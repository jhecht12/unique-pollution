==> flow/design.v <==
`timescale 1ns / 1ps
module FPApath(input clk, input [1:0] state, input [7:0] a, input [7:0] b, output reg [7:0] sum, output reg norm);
    reg sign_gt,sign_ls,sign_ans;
    reg [3:0] exp_gt, exp_ls, exp_ans;
    reg [4:0] mant_gt, mant_ls, mant_ans;
    always @(negedge clk) begin
        case(state)
            0: begin
                if(a[6:0]>b[6:0]) begin
                    sign_gt = a[7]; sign_ls = b[7];
                    exp_gt = a[6:3]; exp_ls = b[6:3];
                    mant_gt = {2'b01, a[2:0]}; mant_ls = {2'b01, b[2:0]};
                    sign_ans = a[7];
                    exp_ans = a[6:3];
                end
                else begin
                    sign_gt = b[7]; sign_ls = a[7];
                    exp_gt = b[6:3]; exp_ls = a[6:3];
                    mant_gt = {2'b01, b[2:0]}; mant_ls = {2'b01, a[2:0]};
                    sign_ans = b[7];
                    exp_ans = b[6:3];
                end
            end
            1: begin
                mant_ls = mant_ls >> (exp_gt - exp_ls);
                if(sign_gt == sign_ls)
                    mant_ans = mant_gt + mant_ls;
                else
                    mant_ans = mant_gt - mant_ls;
            end
            2: begin
                norm = 0;
                if(mant_ans[4] == 1) begin
                    mant_ans = mant_ans >> 1;
                    exp_ans = exp_ans + 1;
                end
                else if(mant_ans[4:3] == 0) begin
                    mant_ans = mant_ans << 1;
                    exp_ans = exp_ans - 1;
                end
                else
                    norm = 1;
            end
            3: sum = {sign_ans, exp_ans, mant_ans[2:0]};
        endcase
    end
endmodule
module FPActrl (input clk, input clr, input go, input normal, output reg [1:0] present_state, output reg fin);
reg[1:0] next_state;
parameter load = 2'b00, add =2'b01, norm = 2'b10, done = 2'b11;
always @(posedge clk or posedge clr) begin
    if (clr == 1) begin
        present_state <= load;
        fin = 0;
    end
    else
        present_state <= next_state;
end
always @(*) begin
    case(present_state)
        load:
            if(go == 1)
                next_state = add;
            else
                next_state = load;
        add: next_state = norm;
        norm:
            if(normal)
                next_state = done;
            else
                next_state = norm;
        done: begin 
            next_state = done;
            fin = 1;
        end
        default next_state = load;
    endcase
end
endmodule 
module FPA (input clk, input clr, input go, input [7:0] a, input [7:0] b, output done, output [7:0] sum);
    wire normal;
    wire [1:0] state;
    FPActrl cont(clk,clr,go,normal,state,done);
    FPApath path(clk,state,a,b,sum,normal);
endmodule
Step by step through the tools: FPA
The steps from the RTL of FPA to its reports follow in flow order. Line numbers count from 1 in the design file above. Operators carry their Yosys type and port widths (W data, S select, Z words). A cell with n/a has no value.

Top module: FPA. Clock: clk. Standard-cell library: sky130hd. Library corner: tt_025C_1v80.

After elaboration
Source: Yosys, flattened and elaborated, memories not mapped. Widths are those after wreduce. Registers that Yosys merges into a memory's read port (data or address) are not register bits. Print and check cells do not count. Equal cells are merged and count once.

Register bits after elaboration: 40. Under latch bits stands 0. For RAM bits the number is 0. The entry for bits in read-only memories reads 0. The figure for word width x clocked read ports is 0. Under memory cells stands 0. The figure for bits of input ports is 19. The entry for output and inout port bits reads 9. Under cells after elaboration stands 62.

Under $add $sub $neg stands 5. The figure for multiply operators is 0. Under div/mod/pow operators stands 0. For $lt $le $gt $ge the number is 1. The entry for equality and inequality tests reads 5. The figure for shifts and indexed selects is 1. The figure for mux-type cells is 26. Under bitwise gates (word level) stands 2. For reduce/logical cells the number is 10.

Operators by type and width (number): $mux W4 (6); $pmux W5 S2 (2); $mux W5 (4); $reduce_or A3 Y1 (3); $mux W1 (9); $pmux W4 S2 (1); $pmux W2 S4 (1); $mux W8 (1); $gt A7 B7 Y1 (1); $reduce_or A2 Y1 (3); $mux W3 (2); $shr A5 B4 Y5 (1); $add A5 B5 Y5 (1); $sub A5 B5 Y5 (1); $eq A2 B2 Y1 const B (2); $logic_not A2 Y1 (2); $reduce_and A2 Y1 (2); $add A4 B1 Y4 const B (1); $sub A4 B1 Y4 const B (1); $sub A4 B4 Y4 (1); $ne A3 B1 Y1 const B (1); $not A1 Y1 (2); $eq A2 B1 Y1 const B (1); $eq A1 B1 Y1 (1).

Longest topological paths
Yosys ltp: most cells in a row. Word level: on the elaborated netlist, between registers, memories and ports. Mapped: between sequential cells and ports; inverters and the memories' decode and read muxes count.

Word-level depth: 5. The entry for ABC_AREA reads 0. The entry for mapped depth reads 17. Under mapped depth without buffers stands 16.

Mapped cells and area
Source: synth_stat.txt of the flow (Yosys; design flattened, memories mapped). It holds for the ABC_AREA given above (unset counts as 0); a run with the other value may have another netlist.

The entry for cells in the netlist reads 222. The entry for chip area (Yosys) reads 2402.3 µm². The entry for area of sequential cells reads 1182.4 µm². The figure for mapped flip-flops is 40. For buffers the number is 9.

Cells by type: sky130_fd_sc_hd__edfxtp_1 (number 36, total area 1.08E+03 µm²); sky130_fd_sc_hd__ha_1 (number 16, total area 200.192 µm²); sky130_fd_sc_hd__nand2_1 (number 27, total area 101.347 µm²); sky130_fd_sc_hd__inv_1 (number 21, total area 78.826 µm²); sky130_fd_sc_hd__dfrtp_1 (number 3, total area 75.072 µm²); sky130_fd_sc_hd__a21oi_1 (number 14, total area 70.067 µm²); sky130_fd_sc_hd__fa_1 (number 3, total area 60.058 µm²); sky130_fd_sc_hd__mux2_2 (number 5, total area 56.304 µm²); sky130_fd_sc_hd__a21o_1 (number 7, total area 52.55 µm²); sky130_fd_sc_hd__xor2_1 (number 6, total area 52.55 µm²); sky130_fd_sc_hd__xnor2_1 (number 5, total area 43.792 µm²); sky130_fd_sc_hd__nor2_1 (number 11, total area 41.29 µm²); sky130_fd_sc_hd__o21ai_1 (number 8, total area 40.038 µm²); sky130_fd_sc_hd__mux2_1 (number 3, total area 33.782 µm²); sky130_fd_sc_hd__a22oi_1 (number 4, total area 30.029 µm²); sky130_fd_sc_hd__nor3_1 (number 6, total area 30.029 µm²); sky130_fd_sc_hd__dfstp_2 (number 1, total area 26.275 µm²); sky130_fd_sc_hd__nor2b_1 (number 4, total area 25.024 µm²).

Not listed: further types 28, cells in them 42. The figures by module come from a second, unflattened synthesis with its own total; it is not the netlist above.

For cells (unflattened synthesis) the number is 228. The figure for area total of the unflattened synthesis is 2456.1 µm².

Each row is one instance without its submodules.

By module: FPApath (times used 1, cells 219, area 2371.0 µm², sequential area 1081.0 µm²); FPActrl (times used 1, cells 9, area 85.1 µm², sequential area 50.0 µm²); FPA (times used 1, cells 0, area 0.0 µm², sequential area 0.0 µm²).

Add stored flow runs of FPA

Top module FPA; platform sky130hd; tools Yosys and OpenROAD; 2 stored runs in no particular order. Input and output delays are each 20% of the period that was set; the output load is 0.01 pF. By "total power of the final layout" is meant OpenSTA's value without simulated activity: inputs other than the clock are taken to toggle once in ten clock periods, and the tool carries that through the logic.

Files of entry A:
==> flow/run.sh <==
#!/bin/bash
# the make line also repeats the synthesis and layout settings of config.mk as NAME=value (left out here)
make -C /OpenROAD-flow-scripts/flow DESIGN_CONFIG=/design/flow/config.mk WORK_HOME=/design/flow/orfs CLKGATE_MAP_FILE= finish
==> flow/config.mk <==
export PLATFORM = sky130hd
export DESIGN_NAME = FPA
export DESIGN_NICKNAME = FPA
export VERILOG_FILES = /design/flow/design.v
export SDC_FILE = /design/flow/constraint.sdc
export NUM_CORES = 4
export LEC_CHECK = 0
export ABC_AREA = 0
export CAP_MARGIN = 20
export CELL_PAD_IN_SITES_DETAIL_PLACEMENT = 2
export CORE_ASPECT_RATIO = 0.55
export CORE_MARGIN = 2
export CORE_UTILIZATION = 53
export MAX_ROUTING_LAYER = met5
export PLACE_DENSITY_LB_ADDON = 0.09
export SETUP_SLACK_MARGIN = 1.38
export SLEW_MARGIN = 20
export TNS_END_PERCENT = 60
==> flow/constraint.sdc <==
create_clock -name core_clock -period 5.69 [get_ports {clk}]
set_input_delay 1.1380 -clock core_clock [delete_from_list [all_inputs] [get_ports {clk}]]
set_output_delay 1.1380 -clock core_clock [all_outputs]
set_load 0.01 [all_outputs]

Outcome of entry A: stopped before the end: placement reported DPL-0033.

Files of entry B:
==> flow/run.sh <==
#!/bin/bash
# the make line also repeats the synthesis and layout settings of config.mk as NAME=value (left out here)
make -C /OpenROAD-flow-scripts/flow DESIGN_CONFIG=/design/flow/config.mk WORK_HOME=/design/flow/orfs CLKGATE_MAP_FILE= finish
==> flow/config.mk <==
export PLATFORM = sky130hd
export DESIGN_NAME = FPA
export DESIGN_NICKNAME = FPA
export VERILOG_FILES = /design/flow/design.v
export SDC_FILE = /design/flow/constraint.sdc
export NUM_CORES = 4
export LEC_CHECK = 0
export CAP_MARGIN = 20
export CORE_MARGIN = 8
export CORE_UTILIZATION = 59
export CTS_CLUSTER_DIAMETER = 345
export GPL_ROUTABILITY_DRIVEN = 0
export GPL_TIMING_DRIVEN = 1
export HOLD_SLACK_MARGIN = 0.25
export PLACE_DENSITY_LB_ADDON = 0.05
export SETUP_SLACK_MARGIN = 2.0
export SLEW_MARGIN = 20
==> flow/constraint.sdc <==
create_clock -name core_clock -period 7.87 [get_ports {clk}]
set_input_delay 1.5740 -clock core_clock [delete_from_list [all_inputs] [get_ports {clk}]]
set_output_delay 1.5740 -clock core_clock [all_outputs]
set_load 0.01 [all_outputs]

Results of entry B. The area of the synthesized netlist is 2402.3 µm². The measured die outline area is 6369.6 µm². For the utilization after layout the run shows 0.803. The worst setup slack after layout stands at 0.817 ns. The measured setup TNS is 0.000 ns. The worst-case hold slack stands at 0.453 ns. The total power of the final layout is 0.0008682 W.
